==> flow/design.v <==
module fifo_cl#(
  parameter DATA_WIDTH = 32,  
  parameter FIFO_DEPTH = 64  
  )(
  input clk,
  input rst,
  output fifo_empty,
  output fifo_full,
  output reg [$clog2(FIFO_DEPTH):0] awaiting_count,  
  input [DATA_WIDTH-1:0] data_i,
  input push,  
  output [DATA_WIDTH-1:0] data_o,
  input drop  
  );
  localparam FIFO_LENGTH_SIZE = $clog2(FIFO_DEPTH);
  localparam FIFO_DEPTH_POW2 = ((FIFO_DEPTH & (FIFO_DEPTH - 1)) == 0);
  localparam WRITE_PTR_SUM_SIZE = FIFO_DEPTH_POW2 ? FIFO_LENGTH_SIZE - 1 : FIFO_LENGTH_SIZE;
  reg [DATA_WIDTH-1:0] buffer[FIFO_DEPTH-1:0];
  reg  [FIFO_LENGTH_SIZE-1:0]  read_ptr;
  wire [FIFO_LENGTH_SIZE-1:0]  read_ptr_overflow = FIFO_DEPTH_POW2 ? 0 : read_ptr == (FIFO_DEPTH-1);
  wire [WRITE_PTR_SUM_SIZE:0]      write_ptr_pre = awaiting_count[FIFO_LENGTH_SIZE-1:0] + read_ptr;
  wire write_ptr_overflow = FIFO_DEPTH_POW2 ? 0 : write_ptr_pre > (FIFO_DEPTH-1);
  wire [FIFO_LENGTH_SIZE-1:0] write_ptr = write_ptr_overflow ? write_ptr_pre - FIFO_DEPTH : write_ptr_pre;
  always@(posedge clk) begin
    if(rst) begin
      read_ptr <= 0;
    end else begin
      read_ptr <= (~fifo_empty & drop) ? 
                     read_ptr_overflow ? 0 : read_ptr + 1 
                                           : read_ptr;
    end
  end
  always@(posedge clk) begin
    if(rst) begin
      awaiting_count <= 0;
    end else begin
      if(~fifo_full & ~drop & push) begin
        awaiting_count <= awaiting_count + 1;
      end else if(~fifo_empty & drop & ~push) begin
        awaiting_count <= awaiting_count - 1;
      end
    end
  end
  assign fifo_empty = (awaiting_count == 0);
  assign fifo_full  = (awaiting_count == FIFO_DEPTH);
  assign data_o = buffer[read_ptr];
  always@(posedge clk) begin
    if(~fifo_full & push) begin
      buffer[write_ptr] <= data_i;
    end
  end
endmodule
module fifo_ce#(  
  parameter DATA_WIDTH = 32,  
  parameter FIFO_DEPTH = 64  
  )(
  input clk,
  input rst,
  output fifo_empty,
  output fifo_full,
  output reg [$clog2(FIFO_DEPTH):0] awaiting_count,  
  input [DATA_WIDTH-1:0] data_i,
  input push,  
  output [DATA_WIDTH-1:0] data_o,
  input drop  
  );
  reg push_d, drop_d;
  always@(posedge clk) begin
    push_d <= push;
    drop_d <= drop;
  end
  wire push_posedge = ~push_d & push;
  wire drop_posedge = ~drop_d & drop;
  fifo_cl #(.DATA_WIDTH(DATA_WIDTH), .FIFO_DEPTH(FIFO_DEPTH))
      fifo(.clk(clk), .rst(rst),
           .fifo_empty(fifo_empty), .fifo_full(fifo_full), .awaiting_count(awaiting_count),
           .data_i(data_i), .push(push_posedge),
           .data_o(data_o), .drop(drop_posedge));
endmodule
## Step by step through the tools: fifo_ce

The steps from the RTL of fifo_ce to its reports follow in flow order.
Line numbers count from 1 in the design file above.
Cell names lack the library's common part.
The mark -- stands for no value.

- Design top: fifo_ce
- Clock: clk
- Standard-cell library: sky130hd
- Library corner: tt_025C_1v80

## Elaborated design

Source: Yosys, flattened and elaborated, memories not mapped. Widths are those after wreduce. Print and check cells do not count. Equal cells are merged and count once.
Memory sizes are those after Yosys's memory passes, which may raise the word count (mostly to a power of two), join words into wider ones and drop unused or constant bits.

- Word width x clocked read ports: 32
- Word-level cells: 32
- Output and inout bits: 41
- Memory cells: 1
- Input bits: 36
- Bits in writable memories: 2048
- Register bits: 15

Memory list:

| memory | words | width | read ports | write ports | line | text |
|---|---|---|---|---|---|---|
| fifo.buffer | 64 | 32 | 1 | 1 | 18 | `reg [DATA_WIDTH-1:0] buffer[FIFO_DEPTH-1:0];` |

- $add $sub $neg: 4
- Eq/ne operators: 1
- Reduce/logical cells: 2
- Mux-type cells: 7
- Bitwise gates (word level): 13

Operators by type and width:

| kind | number |
|---|---|
| 32-bit two-way mux | 1 |
| 6-bit two-way mux | 3 |
| 7-bit two-way mux | 2 |
| 1-bit bitwise AND | 7 |
| 7-bit by 1-bit adder with 7-bit output (second input constant) | 1 |
| 7-bit by 1-bit subtractor with 7-bit output (second input constant) | 1 |
| 7-bit == test (second input constant) | 1 |
| 7-bit logical NOT | 1 |
| 1-bit NOT | 6 |
| 6-bit by 1-bit adder with 6-bit output (second input constant) | 1 |
| 6-bit adder | 1 |
| 2-bit nonzero test | 1 |
| 1-bit two-way mux | 1 |

## Depth

Yosys ltp: most cells in a row. Word level: on the elaborated netlist, between registers, memories and ports. Mapped: between sequential cells and ports; inverters and the memories' decode and read muxes count.

- Depth after elaboration: 6
- ABC_AREA: 0
- Depth in mapped cells: 10
- Mapped depth without buffers: 10

## After synthesis

Source: synth_stat.txt of the flow (Yosys; design flattened, memories mapped). It holds for the ABC_AREA given above (unset counts as 0); a run with the other value may have another netlist.
Totals and module areas in this step are rounded.

Cells by type:

| type | number | total area (µm²) |
|---|---|---|
| edfxtp_1 | 2048 | 6.15E+04 |
| mux4_2 | 512 | 1.15E+04 |
| mux2i_1 | 96 | 960.922 |
| nor2_1 | 140 | 525.504 |
| a221oi_1 | 55 | 481.712 |
| dfxtp_1 | 21 | 420.403 |
| a21oi_1 | 76 | 380.365 |
| a22o_1 | 36 | 315.302 |
| buf_2 | 60 | 300.288 |
| o221ai_1 | 32 | 280.269 |
| o22ai_1 | 41 | 256.496 |
| clkbuf_1 | 63 | 236.477 |
| nand2_1 | 54 | 202.694 |
| buf_4 | 25 | 187.68 |
| mux2_2 | 16 | 180.173 |
| ha_1 | 11 | 137.632 |
| o21ai_0 | 26 | 130.125 |
| buf_6 | 11 | 123.869 |

Not listed: further types 22, cells in them 115.

- Buffers: 171
- Mapped area: 0.079 mm²
- Mapped cells: 3438
- Mapped flip-flops: 2069
- Sequential part of the area: 0.062 mm²

By module: a second synthesis without flattening, with its own total; a netlist apart from the flattened one above.

- Cell total of the unflattened synthesis: 3438
- Area (unflattened synthesis): 0.079 mm²

Each row is one instance without its submodules.

By module:

| module | cells | sequential area (mm²) | times used | area (mm²) |
|---|---|---|---|---|
| fifo_cl | 3434 | 0.062 | 1 | 0.079 |
| fifo_ce | 4 | 0.00004 | 1 | 0.000068 |

## Timing after synthesis

Source: OpenSTA report_checks on the synthesized netlist (no wires, ideal clock, input and output delay 20% of the period each), path of least setup slack; recovery checks are left aside. Register names are those of the netlist, which keeps one name where synthesis merged equal registers.

- Path kind: reg2reg
- Start: reg fifo.awaiting_count[0]
- End: mem fifo.buffer[50][0]
- Buffers on the path: 0
- Launch time at the first pin: 0.000 ns
- Setup slack: 1.121 ns
- Data required time: 4.369 ns
- Data arrival time: 3.248 ns
- Delay of the path: 3.669 ns
- Clock period: 4.79 ns
- Driving pins on the path: 9
- Library setup time: 0.421 ns
- Period reached after synthesis: 3.669 ns

"delay of the path" is the arrival time less input delay plus setup time.
"driving pins on the path": output pins that drive a net of the path, with the launching flip-flop's if there is one; two outputs of one cell count as two.
"period reached after synthesis" is the clock period less the worst setup slack; recovery checks do not enter. This is arithmetic on one report: input and output delays are still those of the set period (20% each).
Between the ends stands the longest chain of elaborated cells between them, by number of cells; it is not shown to be the way that was timed. Of several equally long chains one is given.
A line is the first line of the expression or statement that the cell stems from. Yosys adds cells for indexed reads and writes and turns some case tables into memories.
At most two assigning lines are given for a register; there are more.
The path ends at the enable pin of a flip-flop; only ways to that pin are counted.

- Cell sequence: dfxtp_1 -> ha_1 -> fa_1 -> a21o_1 -> a21oi_1 -> xor2_1 -> nor2_1 -> nand2_1 -> nor2_1
- Cells in the longest elaborated chain: 4
- Elaborated cells between the ends (all ways): 6
- Classes of those cells: add/sub: 1; eq/ne: 1; mux: 2; logic: 2

Ends and longest elaborated chain, post-synthesis:

| what | line | text |
|---|---|---|
| from (decl) | 9 | `output reg [$clog2(FIFO_DEPTH):0] awaiting_count,` |
| from (assign) | 38 | `awaiting_count <= awaiting_count + 1;` |
| from (assign) | 40 | `awaiting_count <= awaiting_count - 1;` |
| 7-bit == test | 45 | `assign fifo_full  = (awaiting_count == FIFO_DEPTH);` |
| 1-bit NOT | 48 | `if(~fifo_full & push) begin` |
| 1-bit bitwise AND | 48 |  |
| 6-bit two-way mux | 48 |  |
| to (decl) | 18 | `reg [DATA_WIDTH-1:0] buffer[FIFO_DEPTH-1:0];` |

## Timing after layout

From the final timing report of flow run A: the path of least setup slack in the routed layout; clock arrival at registers is part of the times.

- Path kind: reg2out
- Start: reg (name not given)
- End: out data_o[26]
- External output delay: 0.72 ns
- Data arrival time: 3.47 ns
- Driving pins on the path: 12
- Setup slack: -0.59 ns
- Launch time at the first pin: 0.81 ns
- Clock period: 3.61 ns
- Data required time: 2.89 ns
- Buffers on the path: 6

- Cell sequence: dfxtp_4 -> buf_12 -> buf_16 -> buf_12 -> buf_16 -> mux4_2 -> mux2i_2 -> o22ai_4 -> a221oi_4 -> buf_6 -> nand2_4 -> buf_6

Ends and longest elaborated chain, after layout:

| what | line | text |
|---|---|---|
| to (decl) | 64 | `output [DATA_WIDTH-1:0] data_o,` |

Chain of elaborated cells between the ends: none given.

Ticket comment

Top module fifo_ce; platform sky130hd; tools Yosys and OpenROAD; 2 stored runs in no particular order. Input and output delays are each 20% of the period that was set; the output load is 0.01 pF.
The measured numbers are rounded.
Among the settings, n/a means not set for that run.

| item | flow run A | flow run B |
|---|---|---|
| period_ns | 3.61 | 3.79 |
| CORE_UTILIZATION | 40 | 58 |
| PLACE_DENSITY | 0.8 | n/a |
| CORE_ASPECT_RATIO | 1.8 | 0.81 |
| TNS_END_PERCENT | 40 | n/a |
| ABC_AREA | 0 | n/a |
| CAP_MARGIN | 20 | 10 |
| CORE_MARGIN | 2 | 2 |
| SLEW_MARGIN | 20 | 20 |
| PLACE_DENSITY_LB_ADDON | n/a | 0.1 |
| CTS_CLUSTER_SIZE | n/a | 85 |
| post-synthesis cell area (mm²) | 0.079 | 0.079 |
| final utilization (%) | 48 | 71 |
| sum of negative setup slack (ns) | -15 | -6.8 |
| full die area (mm²) | 0.2 | 0.14 |
| lowest setup slack (ns) | -0.59 | -0.35 |
